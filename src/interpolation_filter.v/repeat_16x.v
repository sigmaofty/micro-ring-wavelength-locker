==> flow/design.v <==
module repeat_16x (
    input  wire                   clk,       
    input  wire                   rst_n,
    input  wire signed [15:0]    din,       
    input  wire                   en_200k,   
    output reg  signed [15:0]    dout       
);
    always @(posedge clk or negedge rst_n) begin
        if (!rst_n) dout <= 16'd0;
        else if (en_200k) dout <= din;  
    end
endmodule
Step by step through the tools: repeat_16x
Tool output for the design above, in the order of the flow.
Line numbers count from 1 in the design file above.
Cell names lack the library's common part.
{"block": "inputs", "top": "repeat_16x", "clock_port": "clk", "cell_library": "sky130hd", "lib_corner": "tt_025C_1v80"}

After elaboration
Source: Yosys, flattened and elaborated, memories not mapped. Widths are those after wreduce; folded enables and synchronous resets count as part of the registers. Registers that Yosys merges into a memory's read port (data or address) are not register bits. Print and check cells do not count. Equal cells are merged and count once.
{"block": "bits", "in_bits": 19, "reg_bits": 16, "wordCells": 1, "out_inout_bits": 16}

Logic depth
Longest topological path by Yosys (ltp), each cell counted once; first at word level (registers and memories cut), then after technology mapping (sequential cells cut; the memories' decode and read muxes count).
{"block": "depth", "ltp_word": 0, "abc_area": 0, "depth_mapped": 3, "depth_no_buf": 1}

After synthesis
Source: synth_stat.txt of the flow (Yosys; design flattened, memories mapped). It holds for the ABC_AREA given above (unset counts as 0); a run with the other value may have another netlist.
The area totals of this step are shown rounded.
{"block": "types", "type": "dfrtp_1", "count": 16, "type_area_um2": 400.384}
{"block": "types", "type": "mux2_4", "count": 10, "type_area_um2": 150.144}
{"block": "types", "type": "mux2_2", "count": 6, "type_area_um2": 67.565}
{"block": "types", "type": "buf_12", "count": 1, "type_area_um2": 20.019}
{"block": "types", "type": "buf_6", "count": 1, "type_area_um2": 11.261}
{"block": "synth_totals", "stdcells": 34, "seqArea_um2": 400, "flip_flops": 16, "buf_cells": 2, "yosys_area_um2": 649}

Timing after synthesis
Source: OpenSTA report_checks on the synthesized netlist (no wires, ideal clock, input and output delay 20% of the period each), path of least setup slack; recovery checks are left aside. Register names are those of the netlist, which keeps one name where synthesis merged equal registers.
{"block": "synth_timing", "path_type": "input port to flip-flop", "start": "input en_200k", "end": "register dout[10]", "n_path_buf": 2, "path_stages": 3, "in_delay_ns": 0.220, "slack_ns": 0.218, "required_ns": 0.975, "period_ns": 1.1, "launch_ns": 0.220, "arrival_time_ns": 0.756, "setup_ns": 0.125, "path_delay_ns": 0.661, "synth_period_reached_ns": 0.882}
"path_delay_ns" is the arrival time less input delay plus setup time.
"path_stages" counts driving pins, that of a launching flip-flop among them; a cell with two outputs on the path counts twice.
"synth_period_reached_ns" is the clock period less the worst setup slack; recovery checks do not enter. This is arithmetic on one report: input and output delays are still those of the set period (20% each).
{"block": "synth_between", "cell_sequence": "buf_6 > buf_12 > mux2_4", "elab_chain_cells": 0, "cone_cells": 0, "cone_lines": 0}
{"block": "synth_rtl", "element": "start, declared", "line": 5, "source": "input  wire                   en_200k,"}
{"block": "synth_rtl", "element": "end, assigned", "line": 9, "source": "if (!rst_n) dout <= 16'd0;"}
{"block": "synth_rtl", "element": "end, assigned", "line": 10, "source": "else if (en_200k) dout <= din;"}
{"block": "synth_rtl", "element": "end, declared", "line": 6, "source": "output reg  signed [15:0]    dout"}

Path in the finished layout
Path of least setup slack in the final report of job 1 (OpenROAD, finished layout, wires in). Where an end is a register, its clock arrival counts in the times.
{"block": "layout_timing", "path_type": "flip-flop to output port", "start": "register dout[9]", "end": "output dout[9]", "arrival_time_ns": 0.82, "path_stages": 2, "period_ns": 0.696, "launch_ns": 0.28, "required_ns": 0.56, "n_path_buf": 1, "output_delay_ns": 0.14, "slack_ns": -0.27}
{"block": "layout_between", "cell_sequence": "dfrtp_1 > buf_2", "elab_chain_cells": 0, "cone_cells": 0, "cone_lines": 0}
{"block": "layout_rtl", "element": "start, declared", "line": 6, "source": "output reg  signed [15:0]    dout"}
{"block": "layout_rtl", "element": "start, assigned", "line": 9, "source": "if (!rst_n) dout <= 16'd0;"}
{"block": "layout_rtl", "element": "start, assigned", "line": 10, "source": "else if (en_200k) dout <= din;"}
{"block": "layout_rtl", "element": "end, declared", "line": 6}

==> runs of repeat_16x <==
Measured results for repeat_16x: 2 stored runs of the Yosys and OpenROAD flow on sky130hd. The settings differ; the order carries no meaning. The constraints put input and output delay at 20% of the set period each and load the outputs with 0.01 pF.
By "totalPower_w" is meant OpenSTA's value without simulated activity: inputs other than the clock are taken to toggle once in ten clock periods, and the tool carries that through the logic.
Measured values are rounded.

{"run": "job 1", "settings": { "period_ns": 0.696, "CORE_UTILIZATION": 18, "SETUP_SLACK_MARGIN": -0.02, "PLACE_DENSITY_LB_ADDON": 0.2, "GPL_TIMING_DRIVEN": 1, "MIN_ROUTING_LAYER": "met1", "CAP_MARGIN": 20, "CORE_MARGIN": 2, "SLEW_MARGIN": 20 }, "results": { "die_area_um2": 4100, "synth_area_um2": 649, "totalPower_w": 0.00225, "final_setup_tns_ns": -5.89, "setup_ws_ns": -0.266, "finalUtil_pct": 33.4 }}
{"run": "job 2", "settings": { "period_ns": 0.832, "CAP_MARGIN": 20, "CORE_MARGIN": 2, "CORE_UTILIZATION": 40, "SLEW_MARGIN": 20 }, "results": { "die_area_um2": 1960, "synth_area_um2": 649, "totalPower_w": 0.00176, "final_setup_tns_ns": -2.54, "setup_ws_ns": -0.153, "finalUtil_pct": 71.7 }}
